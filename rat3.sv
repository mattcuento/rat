==> flow/design.v <==
`timescale 1ns / 1ps
module REG_FILE(
    input [7:0]DIN,
    input [4:0]ADRX,
    input [4:0]ADRY,
    input RF_WR,
    input CLK,
    output [7:0]DX_OUT,
    output [7:0]DY_OUT
    );
    logic [7:0]ram[0:31];
    initial 
    begin
        for (int i=0; i<32; i++) 
            begin
            ram[i] = 8'b0;
            end
    end
    always @(posedge CLK)
    begin
        if (RF_WR)
            begin
            ram[ADRX] = DIN;
            end
    end
        assign DX_OUT = ram[ADRX];
        assign DY_OUT = ram[ADRY];
endmodule
module SCRATCH_RAM(
    input [9:0]DATA_IN,
    input [7:0]SCR_ADDR,
    input SCR_WE,
    input CLK,
    output [9:0]DATA_OUT
    );
    logic [9:0]ram[0:255];
    initial 
    begin
        for (int i=0; i<256; i++) 
            begin
            ram[i] = 10'b0;
            end
    end
    always @(posedge CLK)
    begin
        if (SCR_WE)
            begin
            ram[SCR_ADDR] = DATA_IN;
            end
    end
        assign DATA_OUT = ram[SCR_ADDR];
endmodule
module SCR_DataMux(
    input CLK,
    input SCR_DATA_SEL,
    input [7:0]DX_OUT,
    input [9:0]PC_COUNT,
    output reg [9:0]DATA_IN
    );
    always @(posedge CLK)
    begin
        case (SCR_DATA_SEL)
            1'b0:   DATA_IN = {1'b0,1'b0,DX_OUT[7],DX_OUT[6],DX_OUT[5],DX_OUT[4],DX_OUT[3],DX_OUT[2],DX_OUT[1],DX_OUT[0]};
            1'b1:   DATA_IN = PC_COUNT;
        endcase
    end
endmodule
module SCR_AddrMux(
    input CLK,
    input [1:0]SCR_ADDR_SEL,
    input [7:0]DY_OUT,
    input [7:0]IR,
    input [7:0]DATA_OUT,
    output reg [7:0]SCR_ADDR
    );
    always @(posedge CLK)
    begin
        case (SCR_ADDR_SEL)
            2'b00:  SCR_ADDR = DY_OUT;
            2'b01:  SCR_ADDR = IR;
            2'b10:  SCR_ADDR = DATA_OUT;
            2'b11:  SCR_ADDR = !DATA_OUT;
        endcase
    end
endmodule
Tool chain data of SCRATCH_RAM
The steps from the RTL of SCRATCH_RAM to its reports follow in flow order.
Lines are those of the file above, counted from 1.
Operators: Yosys type, input widths -> output width; for muxes data width and select width s.
Library cell names are shortened.
Not given: n/a
Set-up
  top module: SCRATCH_RAM
  clock: CLK
  standard-cell library: sky130hd
  library corner: tt_025C_1v80

Elaborated design
Source: Yosys, flattened and elaborated, memories not mapped. Widths are those after wreduce; folded enables and synchronous resets count as part of the registers. Registers that Yosys merges into a memory's read port (data or address) are not register bits. Print and check cells do not count. Equal cells are merged and count once.
Yosys's memory passes give these memory sizes; they may raise the number of words (mostly to a power of two), join words into wider ones and drop unused or constant bits.
Storage and ports
  elaborated cells: 4
  clocked read ports x word width: 0
  input bits: 20
  ROM bits: 0
  output and inout bits: 10
  latch bits: 0
  register bits: 0
  bits in writable memories: 2560
  memories: 1
Operators by class
  equal/unequal tests: 0
  reduce/logical cells: 0
  div/mod/pow operators: 0
  $add $sub $neg: 0
  shift-type cells: 0
  muxes and demuxes: 3
  multipliers: 0
  $lt $le $gt $ge: 0
  bitwise logic cells: 0
Memories
  ram: words 256, bits a word 10, read ports 1, wr ports 1, line 36  | logic [9:0]ram[0:255];
Operators with widths (count)
  $mux 10: 1
  $mux 8: 1
  $mux 1: 1

Logic depth
Yosys ltp: most cells in a row. Word level: on the elaborated netlist, between registers, memories and ports. Mapped: between sequential cells and ports; inverters and the memories' decode and read muxes count.
Logic depth
  word-level depth: 1
  ABC_AREA: 0
  depth in mapped cells: 9
  mapped depth without buffers: 5

Netlist
The flow's flattened synthesis, as Yosys stat reports it; memories are mapped. The netlist is that of the ABC_AREA named above (0 if unset); the other value can give another one.
Synthesis totals
  mapped cells: 4328
  buffer cells: 275
  synthesis area: 97412.2 um^2
  flip-flops: 2560
  sequential part of the area: 76873.7 um^2
Cells by type
  edfxtp_1: count 2560, area in all 7.69E+04 um^2
  mux4_2: count 640, area in all 1.44E+04 um^2
  a22oi_1: count 320, area in all 2.4E+03 um^2
  nor2_1: count 232, area in all 870.835 um^2
  a21oi_1: count 160, area in all 800.768 um^2
  clkbuf_1: count 178, area in all 668.141 um^2
  o41ai_1: count 40, area in all 350.336 um^2
  buf_2: count 52, area in all 260.25 um^2
  nor3_1: count 30, area in all 150.144 um^2
  buf_4: count 16, area in all 120.115 um^2
  nand2_1: count 28, area in all 105.101 um^2
  buf_1: count 24, area in all 90.086 um^2
  nand3_1: count 13, area in all 65.062 um^2
  nand4_1: count 10, area in all 62.56 um^2
  buf_6: count 5, area in all 56.304 um^2
  nor2b_1: count 7, area in all 43.792 um^2
  nand2b_1: count 6, area in all 37.536 um^2
  and2_1: count 2, area in all 12.512 um^2
Not listed: further types 4, cells in them 5.

Worst setup path after synthesis
Path of least setup slack by OpenSTA after synthesis, without wires, with an ideal clock, recovery checks aside; 20% of the period is set as input and as output delay. Where synthesis merged equal registers, the netlist keeps one of their names.
Timing path after synthesis
  path kind: input to output
  start: in SCR_ADDR[1]
  end: out DATA_OUT[0]
  data arrival time: 2595 ps
  buffers on the path: 3
  data required time: 2624 ps
  stages: 8
  external input delay: 656 ps
  external output delay: 656 ps
  delay of the path: 1939 ps
  time at the first pin: 656 ps
  setup slack: 29 ps
  period: 3280 ps
  period reached after synthesis: 3251 ps
"delay of the path" is the arrival time less input delay plus setup time.
A path that ends at an output port has no setup time.
"stages": output pins that drive a net of the path, with the launching flip-flop's if there is one; two outputs of one cell count as two.
"period reached after synthesis" is the clock period less the worst setup slack; recovery checks do not enter. This is arithmetic on one report: input and output delays are still those of the set period (20% each).
The rows between start and end are the longest chain of elaborated cells between them; the timing report does not say that the signal goes this way. Where chains are equally long, one stands for them.
A line is the first line of the expression or statement that the cell stems from. Yosys adds cells for indexed reads and writes and turns some case tables into memories.
A memory read counts as a cell of the chain, while the word-level depth stops at memories.
Between the ends, after synthesis
  cell sequence: clkbuf_1 > clkbuf_1 > clkbuf_1 > mux4_2 > a22oi_1 > a21oi_1 > o41ai_1 > nand4_1
  length of the longest elaborated chain: 1
  elaborated cells on any way between the ends: 1
  source lines of those cells: 1
  classes of those cells: memory (1)
RTL lines, path after synthesis
  from (decl): line 31  | input [7:0]SCR_ADDR,
  $mem_v2 256x10: line 36  | logic [9:0]ram[0:255];
  to (decl): line 34  | output [9:0]DATA_OUT

Worst path after layout
From the final timing report of entry A: the path of least setup slack in the routed layout; clock arrival at registers is part of the times.
The report prints the path's times to 10 ps; the period is as set.
Timing path after layout
  path kind: register to output
  start: mem ram[109][0]
  end: out DATA_OUT[0]
  setup slack: -1940 ps
  stages: 8
  data arrival time: 4380 ps
  data required time: 2440 ps
  period: 3050 ps
  time at the first pin: 890 ps
  buffers on the path: 2
  external output delay: 610 ps
The rows between start and end are the longest chain of elaborated cells between them; the timing report does not say that the signal goes this way. Where chains are equally long, one stands for them.
A memory read counts as a cell of the chain, while the word-level depth stops at memories.
Between the ends, after layout
  cell sequence: edfxtp_1 > mux4_2 > a22oi_1 > a21oi_2 > o41ai_4 > buf_4 > nand4_1 > buf_2
  length of the longest elaborated chain: 1
  elaborated cells on any way between the ends: 1
  source lines of those cells: 1
  classes of those cells: memory (1)
RTL lines, path after layout
  from (decl): line 36  | logic [9:0]ram[0:255];
  $mem_v2 256x10: line 36
  to (decl): line 34  | output [9:0]DATA_OUT

Settings and measured results of 2 stored flow runs for module SCRATCH_RAM (sky130hd), not sorted in any way. The constraints put input and output delay at 20% of the set period each and load the outputs with 0.01 pF.
"achieved clock period" = clock period - worst setup slack. The figure is calculated, with input and output delays left at 20% of the set period.
"worst setup path time" means the part of the period allowed to the worst setup path (the constraints hold back 20% at inputs and 20% at outputs) less its slack; where the path has registers, the arrival times of their clocks count too.
"power" is the tool's figure for a default switching activity; nothing was simulated.
"worst setup path time" is given in steps of 10 ps.
[entry A] settings: period_ns=3.05, CORE_UTILIZATION=26, SETUP_SLACK_MARGIN=-0.11, PLACE_DENSITY=0.88, CORE_ASPECT_RATIO=1.93, CELL_PAD_IN_SITES_GLOBAL_PLACEMENT=0, CELL_PAD_IN_SITES_DETAIL_PLACEMENT=1, GPL_TIMING_DRIVEN=1, CTS_CLUSTER_SIZE=17, CAP_MARGIN=10, CORE_MARGIN=2, SLEW_MARGIN=20
[entry A] result: chip area after synthesis (Yosys) 97412.2 um^2, die area 379840.0 um^2, standard-cell area of the final layout 118606.0 um^2, utilization 0.317, worst setup slack after layout -1941 ps, total negative slack -16066 ps, worst hold slack 169 ps, power 70291 µW, achieved clock period 4991 ps, worst setup path time 4380 ps, worst setup path kind register to output
[entry B] settings: period_ns=2.21, CORE_UTILIZATION=69, PLACE_DENSITY_LB_ADDON=0.22, CORE_ASPECT_RATIO=1.31, SLEW_MARGIN=30, CAP_MARGIN=20, CORE_MARGIN=2
[entry B] result: chip area after synthesis (Yosys) 97412.2 um^2, die area 144226.0 um^2, standard-cell area of the final layout 117334.0 um^2, utilization 0.838, worst setup slack after layout -2211 ps, total negative slack -30372 ps, worst hold slack 40 ps, power 98827 µW, achieved clock period 4421 ps, worst setup path time 3540 ps, worst setup path kind input to output
